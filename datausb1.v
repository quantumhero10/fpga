==> flow/design.v <==
module datausb1(
    input wire clk,           
    input wire rst,           
    output wire tx,           
    output wire tx_ready,     
    input wire [7:0] data,    
    input wire start_tx       
);
reg [11:0] baud_counter;     
reg [9:0] bit_counter;       
reg [7:0] tx_data;           
reg tx_busy;                 
reg tx_bit;                  
assign tx = tx_bit;          
assign tx_ready = ~tx_busy;  
always @(posedge clk or posedge rst) begin
    if (rst) begin
        baud_counter <= 0;
        bit_counter <= 0;
        tx_data <= 8'b0;
        tx_busy <= 0;
    end else if (start_tx && !tx_busy) begin
        baud_counter <= 0;
        bit_counter <= 0;
        tx_data <= data;
        tx_busy <= 1;
    end else if (baud_counter == 0 && bit_counter < 10) begin
        baud_counter <= 520;  
        tx_bit <= tx_data[bit_counter];
        bit_counter <= bit_counter + 1;
    end else if (baud_counter == 0 && bit_counter == 10) begin
        baud_counter <= 520;  
        tx_bit <= 1;  
        bit_counter <= 0;
        tx_busy <= 0;
    end else begin
        baud_counter <= baud_counter - 1;
    end
end
endmodule
# ---- Reports on datausb1
# What the tools print for datausb1, step after step.
# Line numbers count from 1 in the design file above.
# Operators: Yosys type, input widths -> output width; for muxes data width and select width s.
# A cell with - has no value.
dict set report design {
  top_module {datausb1}
  clock_port {clk}
  lib {sky130hd}
  pvt_corner {tt_025C_1v80}
}

# ---- Elaborated design
# Counts by Yosys on the flattened word-level netlist (proc, flatten, opt, wreduce; memories kept). Register bits leave out memories and registers merged into their read ports (data or address). Print and check cells are left out. Cells with the same type and inputs are merged into one.
dict set report classes {
  n_addsub 2
  multipliers 0
  n_div 0
  cmp 1
  eq_ne 2
  n_shift 1
  mux 11
  n_logic 3
  reduce_logical 10
}
# op n
set op_table {}
lappend op_table {{$mux 12} 3}
lappend op_table {{$mux 10} 3}
lappend op_table {{$sub 12x1->12 const B} 1}
lappend op_table {{$logic_not 12->1} 1}
lappend op_table {{$add 10x1->10 const B} 1}
lappend op_table {{$lt 10x4->1 const B} 1}
lappend op_table {{$eq 10x4->1 const B} 1}
lappend op_table {{$shiftx 8x10->1} 1}
lappend op_table {{$mux 1} 5}
lappend op_table {{$reduce_bool 2->1} 2}
lappend op_table {{$logic_and 1x1->1} 3}
lappend op_table {{$not 1->1} 3}
lappend op_table {{$reduce_and 3->1} 1}
lappend op_table {{$reduce_bool 3->1} 1}
lappend op_table {{$ne 2x2->1 const B} 1}
lappend op_table {{$reduce_and 2->1} 1}
lappend op_table {{$logic_not 1->1} 1}
dict set report word_totals {
  reg_bits 32
  latch_bits 0
  ram_bits 0
  romBits 0
  clocked_rd_ports_x_width 0
  memories 0
  wordCells 35
}

# ---- Depth
# Yosys ltp: most cells in a row. Word level: on the elaborated netlist, between registers, memories and ports. Mapped: between sequential cells and ports; inverters and the memories' decode and read muxes count.
dict set report logic_depth {
  word_depth 5
  abc_area 0
  ltp_mapped 7
  depth_no_buf 6
}

# ---- Synthesis result
# The flow's flattened synthesis, as Yosys stat reports it; memories are mapped. The netlist is that of the ABC_AREA named above (0 if unset); the other value can give another one.
# The area totals of this step are shown rounded.
dict set report synth_totals {
  stdcells 146
  yosys_area_mm2 0.0015
  seqArea_mm2 0.00081
  flip_flops 32
  buf_cells 3
}
# cell_type n area_total_um2
set types {}
lappend types {sky130_fd_sc_hd__dfrtp_1 31 775.744}
lappend types {sky130_fd_sc_hd__nand2_1 30 112.608}
lappend types {sky130_fd_sc_hd__xor2_1 7 61.309}
lappend types {sky130_fd_sc_hd__nor2_1 15 56.304}
lappend types {sky130_fd_sc_hd__mux4_2 2 45.043}
lappend types {sky130_fd_sc_hd__ha_1 3 37.536}
lappend types {sky130_fd_sc_hd__and2_2 4 30.029}
lappend types {sky130_fd_sc_hd__edfxtp_1 1 30.029}
lappend types {sky130_fd_sc_hd__inv_1 8 30.029}
lappend types {sky130_fd_sc_hd__xnor2_1 3 26.275}
lappend types {sky130_fd_sc_hd__nand3_1 5 25.024}
lappend types {sky130_fd_sc_hd__nand4_4 1 21.27}
lappend types {sky130_fd_sc_hd__nor4_4 1 21.27}
lappend types {sky130_fd_sc_hd__nor2b_1 3 18.768}
lappend types {sky130_fd_sc_hd__nand4b_1 2 17.517}
lappend types {sky130_fd_sc_hd__nor3_4 1 16.266}
lappend types {sky130_fd_sc_hd__nor4b_2 1 15.014}
lappend types {sky130_fd_sc_hd__and2_1 2 12.512}
# Not listed: further types 20, cells in them 26.

# ---- Timing after synthesis
# Path of least setup slack by OpenSTA after synthesis, without wires, with an ideal clock, recovery checks aside; 20% of the period is set as input and as output delay. Where synthesis merged equal registers, the netlist keeps one of their names.
dict set report synth_path {
  path_type {flip-flop to flip-flop}
  from {register baud_counter[0]}
  to {register tx_bit}
  tclk_ns 2.2
  setup_time_ns 0.312
  arrival_ns 1.549
  setup_slack_ns 0.338
  path_delay_ns 1.861
  driving_pins 7
  n_path_buf 0
  synth_period_reached_ns 1.862
}
# "path_delay_ns" = arrival - input delay + setup time.
# "driving_pins": output pins that drive a net of the path, with the launching flip-flop's if there is one; two outputs of one cell count as two.
# "synth_period_reached_ns" is the clock period less the worst setup slack; recovery checks do not enter. This is arithmetic on one report: input and output delays are still those of the set period (20% each).
# The rows between start and end are the longest chain of elaborated cells between them; the timing report does not say that the signal goes this way. Where chains are equally long, one stands for them.
# Each line given opens the expression or statement behind the cell; cells for indexed reads and writes are added by Yosys, which also makes memories of some case tables.
# A register here has more assigning lines than the two given.
# The path ends at the enable pin of a flip-flop; only ways to that pin are counted.
dict set report synth_between {
  path_cell_list {sky130_fd_sc_hd__dfrtp_1 -> sky130_fd_sc_hd__inv_1 -> sky130_fd_sc_hd__ha_1 -> sky130_fd_sc_hd__nor4b_2 -> sky130_fd_sc_hd__nand4_4 -> sky130_fd_sc_hd__or3_1 -> sky130_fd_sc_hd__nor3_1}
  elab_chain_len 4
}
# element line_no
set synth_rtl {}
lappend synth_rtl {{start: declaration} 9} ;# reg [11:0] baud_counter;
lappend synth_rtl {{start: assignment} 18} ;# baud_counter <= 0;
lappend synth_rtl {{start: assignment} 37} ;# baud_counter <= baud_counter - 1;
lappend synth_rtl {{$logic_not 12->1} 27} ;# end else if (baud_counter == 0 && bit_counter < 10) begin
lappend synth_rtl {{$logic_and 1x1->1} 27}
lappend synth_rtl {{$reduce_bool 2->1} -}
lappend synth_rtl {{$reduce_and 3->1} -}
lappend synth_rtl {{end: assignment} 29} ;# tx_bit <= tx_data[bit_counter];
lappend synth_rtl {{end: assignment} 33} ;# tx_bit <= 1;
lappend synth_rtl {{end: declaration} 13} ;# reg tx_bit;

# ---- Timing after layout
# Path of least setup slack in the final report of record 2 (OpenROAD, finished layout, wires in). Where an end is a register, its clock arrival counts in the times.
dict set report layout_path {
  path_type {flip-flop to flip-flop}
  from {register baud_counter[1]}
  to {register tx_bit}
  tclk_ns 2.12
  setup_time_ns 0.29
  arrival_ns 1.82
  setup_slack_ns 0.29
  driving_pins 7
  n_path_buf 0
}
# The rows between start and end are the longest chain of elaborated cells between them; the timing report does not say that the signal goes this way. Where chains are equally long, one stands for them.
# A register here has more assigning lines than the two given.
# The path ends at the enable pin of a flip-flop; only ways to that pin are counted.
dict set report layout_between {
  path_cell_list {sky130_fd_sc_hd__dfrtp_1 -> sky130_fd_sc_hd__inv_2 -> sky130_fd_sc_hd__ha_4 -> sky130_fd_sc_hd__nor4b_4 -> sky130_fd_sc_hd__nand4_4 -> sky130_fd_sc_hd__or3_4 -> sky130_fd_sc_hd__nor3_4}
  elab_chain_len 4
}
# element line_no
set layout_rtl {}
lappend layout_rtl {{start: declaration} 9} ;# reg [11:0] baud_counter;
lappend layout_rtl {{start: assignment} 18} ;# baud_counter <= 0;
lappend layout_rtl {{start: assignment} 37} ;# baud_counter <= baud_counter - 1;
lappend layout_rtl {{$logic_not 12->1} 27} ;# end else if (baud_counter == 0 && bit_counter < 10) begin
lappend layout_rtl {{$logic_and 1x1->1} 27}
lappend layout_rtl {{$reduce_bool 2->1} -}
lappend layout_rtl {{$reduce_and 3->1} -}
lappend layout_rtl {{end: assignment} 29} ;# tx_bit <= tx_data[bit_counter];
lappend layout_rtl {{end: assignment} 33} ;# tx_bit <= 1;
lappend layout_rtl {{end: declaration} 13} ;# reg tx_bit;

Wiki page: datausb1 / flow data

Measured results for datausb1: 2 stored runs of the Yosys and OpenROAD flow on sky130hd. The settings differ; the order carries no meaning. The constraints put input and output delay at 20% of the set period each and load the outputs with 0.01 pF.
"period_reached_ns": clock period set for the run, less the worst setup slack. It is reckoned from that one timing run; input and output delays stay at 20% of the period that was set.
"worst_path_allowed_less_slack_ns" is the time allowed to the run's worst setup path (the clock period less input and output delay, where it has them) less its slack. Clock arrival times count: a late capture clock shortens it, a late launch clock lengthens it.
"power_uw": no workload was simulated; the value follows from the tool's default switching activity.
The measured numbers are rounded.

# record 1
==> flow/run.sh <==
#!/bin/bash
# the make line also repeats the synthesis and layout settings of config.mk as NAME=value (left out here)
make -C /OpenROAD-flow-scripts/flow DESIGN_CONFIG=/design/flow/config.mk WORK_HOME=/design/flow/orfs CLKGATE_MAP_FILE= finish
==> flow/config.mk <==
export PLATFORM = sky130hd
export DESIGN_NAME = datausb1
export DESIGN_NICKNAME = datausb1
export VERILOG_FILES = /design/flow/design.v
export SDC_FILE = /design/flow/constraint.sdc
export NUM_CORES = 4
export LEC_CHECK = 0
export CAP_MARGIN = 15
export CELL_PAD_IN_SITES_DETAIL_PLACEMENT = 1
export CELL_PAD_IN_SITES_GLOBAL_PLACEMENT = 2
export CORE_MARGIN = 2
export CORE_UTILIZATION = 72
export MIN_ROUTING_LAYER = met1
export PLACE_DENSITY = 0.66
export SETUP_SLACK_MARGIN = 0.24
export SLEW_MARGIN = 30
export TNS_END_PERCENT = 100
==> flow/constraint.sdc <==
create_clock -name core_clock -period 1.27 [get_ports {clk}]
set_input_delay 0.2540 -clock core_clock [delete_from_list [all_inputs] [get_ports {clk}]]
set_output_delay 0.2540 -clock core_clock [all_outputs]
set_load 0.01 [all_outputs]

==> record 1: results <==
outcome="incomplete, placement halted on GPL-0301"

# record 2
==> flow/run.sh <==
#!/bin/bash
# the make line also repeats the synthesis and layout settings of config.mk as NAME=value (left out here)
make -C /OpenROAD-flow-scripts/flow DESIGN_CONFIG=/design/flow/config.mk WORK_HOME=/design/flow/orfs CLKGATE_MAP_FILE= finish
==> flow/config.mk <==
export PLATFORM = sky130hd
export DESIGN_NAME = datausb1
export DESIGN_NICKNAME = datausb1
export VERILOG_FILES = /design/flow/design.v
export SDC_FILE = /design/flow/constraint.sdc
export NUM_CORES = 4
export LEC_CHECK = 0
export CAP_MARGIN = 25
export CELL_PAD_IN_SITES_DETAIL_PLACEMENT = 1
export CORE_ASPECT_RATIO = 0.83
export CORE_MARGIN = 2
export CORE_UTILIZATION = 29
export GPL_TIMING_DRIVEN = 0
export PLACE_DENSITY_LB_ADDON = 0.07
export SETUP_SLACK_MARGIN = 0.63
export SLEW_MARGIN = 20
==> flow/constraint.sdc <==
create_clock -name core_clock -period 2.12 [get_ports {clk}]
set_input_delay 0.4240 -clock core_clock [delete_from_list [all_inputs] [get_ports {clk}]]
set_output_delay 0.4240 -clock core_clock [all_outputs]
set_load 0.01 [all_outputs]

==> record 2: results <==
synthArea_mm2=0.0015
die_area_mm2=0.0059
final_stdcell_area_mm2=0.002
final_util_frac=0.4
ws_setup_ns=0.29
fin_tns_ns=0.000
timing.hold.ws_ns=0.47
power_uw=1900
period_reached_ns=1.829
worst_path_allowed_less_slack_ns=1.83
critical_path_type="flip-flop to flip-flop"
